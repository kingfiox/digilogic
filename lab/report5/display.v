==> flow/design.v <==
`timescale 1ns / 1ps
module display
	#(parameter F=10000)
	(
		output reg [7:0] out,
		output reg [7:0] led_en,
		input [3:0] dk7, dk6, dk5, dk4, dk3, dk2, dk1, dk0,
		input clk,
		input rst
	);
	wire [2:0] sel;
	dp_cnt cnt(
		.sel(sel),
		.clk(clk),
		.rst(rst),
		.en(1'b1)
	);
	defparam cnt.F = F;
	wire [7:0] mid_out, mid_en;
	dp_mux mux(
		.out(mid_out),
		.led_en(mid_en),
		.sel(sel),
		.dk7(dk7),
		.dk6(dk6),
		.dk5(dk5),
		.dk4(dk4),
		.dk3(dk3),
		.dk2(dk2),
		.dk1(dk1),
		.dk0(dk0)
	);
	always @(*) begin
		out = mid_out;
		led_en = mid_en;
	end
endmodule
`timescale 1ns / 1ps
module dp_cnt #(
    parameter F = 10000
)   
(
    output reg [2:0] sel,
    input clk,
    input rst,
    input en   
);
  reg [20:0] cnt;
  reg cnt_inc;
  wire rst_n = ~rst;
  wire cnt_end = cnt_inc & (cnt == F);
  always @(posedge clk or negedge rst_n) begin
    if (~rst_n) begin
      cnt_inc <= 1'b0;
    end else if (en) begin
      cnt_inc <= 1'b1;
    end else if (cnt_end) begin
      cnt_inc <= 1'b0;
    end
  end
  always @(posedge clk or negedge rst_n) begin
    if (~rst_n) begin
      cnt <= 21'h0;
    end else if (cnt_end) begin
      cnt <= 21'h0;
    end else if (cnt_inc) begin
      cnt <= cnt + 21'h1;
    end
  end
  always @(posedge clk or negedge rst_n) begin
    if (~rst_n) begin
      sel <= 3'b000;
    end   
    else if (cnt_end) begin
      case (sel)
        3'b000: sel <= 3'b001;
        3'b001: sel <= 3'b010;
        3'b010: sel <= 3'b011;
        3'b011: sel <= 3'b100;
        3'b100: sel <= 3'b101;
        3'b101: sel <= 3'b110;
        3'b110: sel <= 3'b111;
        3'b111: sel <= 3'b000;
      endcase
    end
  end
endmodule
`timescale 1ns / 1ps
module dp_mux(
    output reg [7:0] out,        
    output reg [7:0] led_en,     
    input wire [2:0] sel,        
    input wire [3:0] dk7, dk6, dk5, dk4, dk3, dk2, dk1, dk0   
);
    reg [3:0] mid;
    always @(*) begin
        case (sel)
            3'b000 : begin mid = dk0; led_en = 8'b11111110; end
            3'b001 : begin mid = dk1; led_en = 8'b11111101; end
            3'b010 : begin mid = dk2; led_en = 8'b11111011; end
            3'b011 : begin mid = dk3; led_en = 8'b11110111; end
            3'b100 : begin mid = dk4; led_en = 8'b11101111; end
            3'b101 : begin mid = dk5; led_en = 8'b11011111; end
            3'b110 : begin mid = dk6; led_en = 8'b10111111; end
            3'b111 : begin mid = dk7; led_en = 8'b01111111; end
        endcase
    end
    always @(*) begin
        case (mid)
            4'h0 : out = 8'b10000001;
            4'h1 : out = 8'b11110011;
            4'h2 : out = 8'b01001001;
            4'h3 : out = 8'b01100001;
            4'h4 : out = 8'b00110011;
            4'h5 : out = 8'b00100101;
            4'h6 : out = 8'b00000101;
            4'h7 : out = 8'b11110001;
            4'h8 : out = 8'b00000001;
            4'h9 : out = 8'b00110001;
            4'ha : out = 8'b00010001;
            4'hb : out = 8'b00000111;
            4'hc : out = 8'b01001111;
            4'hd : out = 8'b01000011;
            default : out = 8'b11111111;
        endcase
    end
endmodule
[Step by step through the tools: display]
Tool output for the design above, in the order of the flow.
Line numbers count from 1 in the design file above.
The mark - stands for no value.
Design
  top: display
  clock input: clk
  cell library: sky130hd
  library corner: tt_025C_1v80

[Elaborated design]
Counts by Yosys on the flattened word-level netlist (proc, flatten, opt, wreduce; memories kept). Register bits leave out memories and registers merged into their read ports (data or address). Print and check cells are left out. Cells with the same type and inputs are merged into one.
Yosys's memory passes give these memory sizes; they may raise the number of words (mostly to a power of two), join words into wider ones and drop unused or constant bits.
Bit counts
  output and inout bits: 16
  word width x clocked read ports: 3
  memory bits (read-only): 136
  input port bits: 34
  flip-flop bits (word level): 22
  memories: 2
  cells after elaboration: 20
Operators by class
  $add $sub $neg: 1
  equal/unequal tests: 8
  mux-type cells: 4
  bitwise gates (word level): 1
  reductions and logical operators: 2
Memories
  (name not given): words 16, bits a word 7, rd ports 1, write ports 0, line 109  | case (mid)
  (name not given): words 8, bits a word 3, rd ports 1, write ports 0, line 75  | case (sel)
Operators by type and width (number)
  parallel mux 8 bit (select 8 bit): 1
  two-way mux 21 bit: 2
  parallel mux 4 bit (select 8 bit): 1
  adder 21 x 1 -> 21 bit with constant B: 1
  equality test 21 x 14 -> 1 bit with constant B: 1
  equality test 3 bit with constant B: 4
  equality test 3 x 2 -> 1 bit with constant B: 2
  equality test 3 x 1 -> 1 bit with constant B: 1
  zero test 3 bit: 1
  nonzero test 2 bit: 1
  AND 1 bit: 1

[Logic depth]
Longest topological path by Yosys (ltp), each cell counted once; first at word level (registers and memories cut), then after technology mapping (sequential cells cut; the memories' decode and read muxes count).
Logic depth
  word-level depth: 3
  ABC_AREA: 0
  depth in mapped cells: 10

[After synthesis]
Source: synth_stat.txt of the flow (Yosys; design flattened, memories mapped). It holds for the ABC_AREA given above (unset counts as 0); a run with the other value may have another netlist.
Cells by type
  sky130_fd_sc_hd__dfrtp_1: number 25, total area 625.6 sq um
  sky130_fd_sc_hd__ha_1: number 11, total area 137.632 sq um
  sky130_fd_sc_hd__xnor2_1: number 14, total area 122.618 sq um
  sky130_fd_sc_hd__nand2_1: number 23, total area 86.333 sq um
  sky130_fd_sc_hd__nor2_1: number 17, total area 63.811 sq um
  sky130_fd_sc_hd__a22oi_1: number 7, total area 52.55 sq um
  sky130_fd_sc_hd__mux2i_1: number 5, total area 50.048 sq um
  sky130_fd_sc_hd__nand3_1: number 10, total area 50.048 sq um
  sky130_fd_sc_hd__a221oi_2: number 3, total area 45.043 sq um
  sky130_fd_sc_hd__xor2_1: number 5, total area 43.792 sq um
  sky130_fd_sc_hd__inv_1: number 11, total area 41.29 sq um
  sky130_fd_sc_hd__a222oi_1: number 4, total area 40.038 sq um
  sky130_fd_sc_hd__nand4_1: number 5, total area 31.28 sq um
  sky130_fd_sc_hd__mux2_4: number 2, total area 30.029 sq um
  sky130_fd_sc_hd__a2111oi_4: number 1, total area 27.526 sq um
  sky130_fd_sc_hd__buf_2: number 5, total area 25.024 sq um
  sky130_fd_sc_hd__nand4_4: number 1, total area 21.27 sq um
  sky130_fd_sc_hd__a21oi_1: number 4, total area 20.019 sq um
Other cell types: 33; their cells: 48.
Synthesis totals
  cell count: 201
  buffer cells: 10
  flip-flops: 25
  mapped area: 1859.3 sq um
  area of sequential cells: 625.6 sq um
By module: a second synthesis without flattening, with its own total; a netlist apart from the flattened one above.
Second synthesis, totals
  cells (unflattened synthesis): 211
  area total of the unflattened synthesis: 2115.8 sq um
Rows give one instance, submodules left out.
Modules
  dp_cnt (F=10000): sequential area 625.6 sq um, instances 1, area 1307.5 sq um, cells 122
  dp_mux: sequential area 0.0 sq um, instances 1, area 804.5 sq um, cells 88
  display: sequential area 0.0 sq um, instances 1, area 3.8 sq um, cells 1

[Path before layout]
OpenSTA on the mapped netlist: ideal clock, no wires. The path of least setup slack (recovery checks aside). Input and output delay are each 20% of the period. Register names are those of the netlist, which keeps one name where synthesis merged equal registers.
Path after synthesis
  kind: reg2out
  start: register cnt.sel[0]
  end: output port out[4]
  launch time at the first pin: 0.000 ns
  output delay: 0.610 ns
  arrival: 2.433 ns
  path slack: 0.007 ns
  stages on the path: 10
  delay of the path: 2.433 ns
  path buffers: 0
  period: 3.05 ns
  data required time: 2.440 ns
  period reached after synthesis: 3.043 ns
"delay of the path" is the arrival time less input delay plus setup time.
A path that ends at an output port has no setup time.
"stages on the path" counts driving pins, that of a launching flip-flop among them; a cell with two outputs on the path counts twice.
"period reached after synthesis" is the clock period less the worst setup slack; recovery checks do not enter. This is arithmetic on one report: input and output delays are still those of the set period (20% each).
The rows between start and end are the longest chain of elaborated cells between them; the timing report does not say that the signal goes this way. Where chains are equally long, one stands for them.
A line is the first line of the expression or statement that the cell stems from. Yosys adds cells for indexed reads and writes and turns some case tables into memories.
The chain passes a memory read, where the word-level depth is cut; so it can be longer than that depth.
A register here has more assigning lines than the two given.
On the way, after synthesis
  cell sequence: sky130_fd_sc_hd__dfrtp_1 > sky130_fd_sc_hd__inv_1 > sky130_fd_sc_hd__ha_1 > sky130_fd_sc_hd__a2111oi_4 > sky130_fd_sc_hd__inv_2 > sky130_fd_sc_hd__a41oi_2 > sky130_fd_sc_hd__inv_1 > sky130_fd_sc_hd__ha_1 > sky130_fd_sc_hd__mux2_4 > sky130_fd_sc_hd__mux2i_1
  length of the longest elaborated chain: 3
  elaborated cells between the ends (all ways): 10
RTL lines, path after synthesis
  from (decl): line 43  | output reg [2:0] sel,
  from (assign): line 76  | 3'b000: sel <= 3'b001;
  from (assign): line 77  | 3'b001: sel <= 3'b010;
  equality test 3 bit: line 97  | case (sel)
  parallel mux 4 bit (select 8 bit): line 97
  memory read (16 x 7 bit): line 109  | case (mid)
  to (decl): line 5  | output reg [7:0] out,
Nets of the timed path that keep an RTL name, with a line that drives or declares them; the list need not be complete.
Named nets, after synthesis (line)
  led_en[0]: 97

[Path in the finished layout]
From the final timing report of job 1: the path of least setup slack in the routed layout; clock arrival at registers is part of the times.
Path post-layout
  kind: reg2out
  start: register cnt.sel[0]
  end: output port out[5]
  data required time: 1.69 ns
  path slack: -0.89 ns
  stages on the path: 12
  period: 2.11 ns
  arrival: 2.57 ns
  path buffers: 3
  output delay: 0.42 ns
  launch time at the first pin: 0.26 ns
The rows between start and end are the longest chain of elaborated cells between them; the timing report does not say that the signal goes this way. Where chains are equally long, one stands for them.
The chain passes a memory read, where the word-level depth is cut; so it can be longer than that depth.
A register here has more assigning lines than the two given.
On the way, post-layout
  cell sequence: sky130_fd_sc_hd__dfrtp_2 > sky130_fd_sc_hd__inv_4 > sky130_fd_sc_hd__ha_4 > sky130_fd_sc_hd__buf_6 > sky130_fd_sc_hd__and3b_2 > sky130_fd_sc_hd__a31oi_4 > sky130_fd_sc_hd__buf_6 > sky130_fd_sc_hd__a41oi_2 > sky130_fd_sc_hd__ha_2 > sky130_fd_sc_hd__a222oi_1 > sky130_fd_sc_hd__mux2i_1 > sky130_fd_sc_hd__buf_2
  length of the longest elaborated chain: 3
  elaborated cells between the ends (all ways): 10
RTL lines, path post-layout
  from (decl): line 43  | output reg [2:0] sel,
  from (assign): line 76  | 3'b000: sel <= 3'b001;
  from (assign): line 77  | 3'b001: sel <= 3'b010;
  equality test 3 bit: line 97  | case (sel)
  parallel mux 4 bit (select 8 bit): line 97
  memory read (16 x 7 bit): line 109  | case (mid)
  to (decl): line 5  | output reg [7:0] out,

Appendix: measured runs

Stored flow runs of display (2 of them; Yosys, OpenROAD, sky130hd). They differ in their settings and are not a sequence. Constraints: input delay and output delay 20% of the set period each, output load 0.01 pF.
"achieved clock period (ns)" = clock period - worst setup slack. The figure is calculated, with input and output delays left at 20% of the set period.
"worst setup path time (ns)" means the part of the period allowed to the worst setup path (the constraints hold back 20% at inputs and 20% at outputs) less its slack; where the path has registers, the arrival times of their clocks count too.
"finish__power__total" is the tool's figure for a default switching activity; nothing was simulated.

Flow files of job 1
==> flow/run.sh <==
#!/bin/bash
# the make line also repeats the synthesis and layout settings of config.mk as NAME=value (left out here)
make -C /OpenROAD-flow-scripts/flow DESIGN_CONFIG=/design/flow/config.mk WORK_HOME=/design/flow/orfs CLKGATE_MAP_FILE= finish
==> flow/config.mk <==
export PLATFORM = sky130hd
export DESIGN_NAME = display
export DESIGN_NICKNAME = display
export VERILOG_FILES = /design/flow/design.v
export SDC_FILE = /design/flow/constraint.sdc
export NUM_CORES = 4
export LEC_CHECK = 0
export ABC_AREA = 0
export CAP_MARGIN = 20
export CORE_MARGIN = 2
export CORE_UTILIZATION = 19
export CTS_CLUSTER_DIAMETER = 79
export MAX_ROUTING_LAYER = met4
export SLEW_MARGIN = 30
==> flow/constraint.sdc <==
create_clock -name core_clock -period 2.11 [get_ports {clk}]
set_input_delay 0.4220 -clock core_clock [delete_from_list [all_inputs] [get_ports {clk}]]
set_output_delay 0.4220 -clock core_clock [all_outputs]
set_load 0.01 [all_outputs]

report of job 1
yosys chip area after synthesis (um^2): 1859.3
finish__design__die__area: 10592.5
finish__design__instance__area__stdcell: 3134.3
finish__design__instance__utilization: 0.3252
finish__timing__setup__ws: -0.887
finish__timing__setup__tns: -6.344
finish__timing__hold__ws: 0.480
finish__power__total: 1.198e-03
achieved clock period (ns): 2.997
worst setup path time (ns): 2.57
worst setup path kind: reg2out

Flow files of job 2
==> flow/run.sh <==
#!/bin/bash
# the make line also repeats the synthesis and layout settings of config.mk as NAME=value (left out here)
make -C /OpenROAD-flow-scripts/flow DESIGN_CONFIG=/design/flow/config.mk WORK_HOME=/design/flow/orfs CLKGATE_MAP_FILE= finish
==> flow/config.mk <==
export PLATFORM = sky130hd
export DESIGN_NAME = display
export DESIGN_NICKNAME = display
export VERILOG_FILES = /design/flow/design.v
export SDC_FILE = /design/flow/constraint.sdc
export NUM_CORES = 4
export LEC_CHECK = 0
export ABC_AREA = 1
export CAP_MARGIN = 20
export CELL_PAD_IN_SITES_DETAIL_PLACEMENT = 2
export CELL_PAD_IN_SITES_GLOBAL_PLACEMENT = 1
export CORE_MARGIN = 2
export CORE_UTILIZATION = 42
export CTS_CLUSTER_DIAMETER = 226
export GPL_ROUTABILITY_DRIVEN = 0
export GPL_TIMING_DRIVEN = 0
export MAX_ROUTING_LAYER = met4
export PLACE_DENSITY_LB_ADDON = 0.18
export SETUP_SLACK_MARGIN = 0.72
export SLEW_MARGIN = 10
==> flow/constraint.sdc <==
create_clock -name core_clock -period 2.93 [get_ports {clk}]
set_input_delay 0.5860 -clock core_clock [delete_from_list [all_inputs] [get_ports {clk}]]
set_output_delay 0.5860 -clock core_clock [all_outputs]
set_load 0.01 [all_outputs]

report of job 2: did not finish, place, DPL-0033
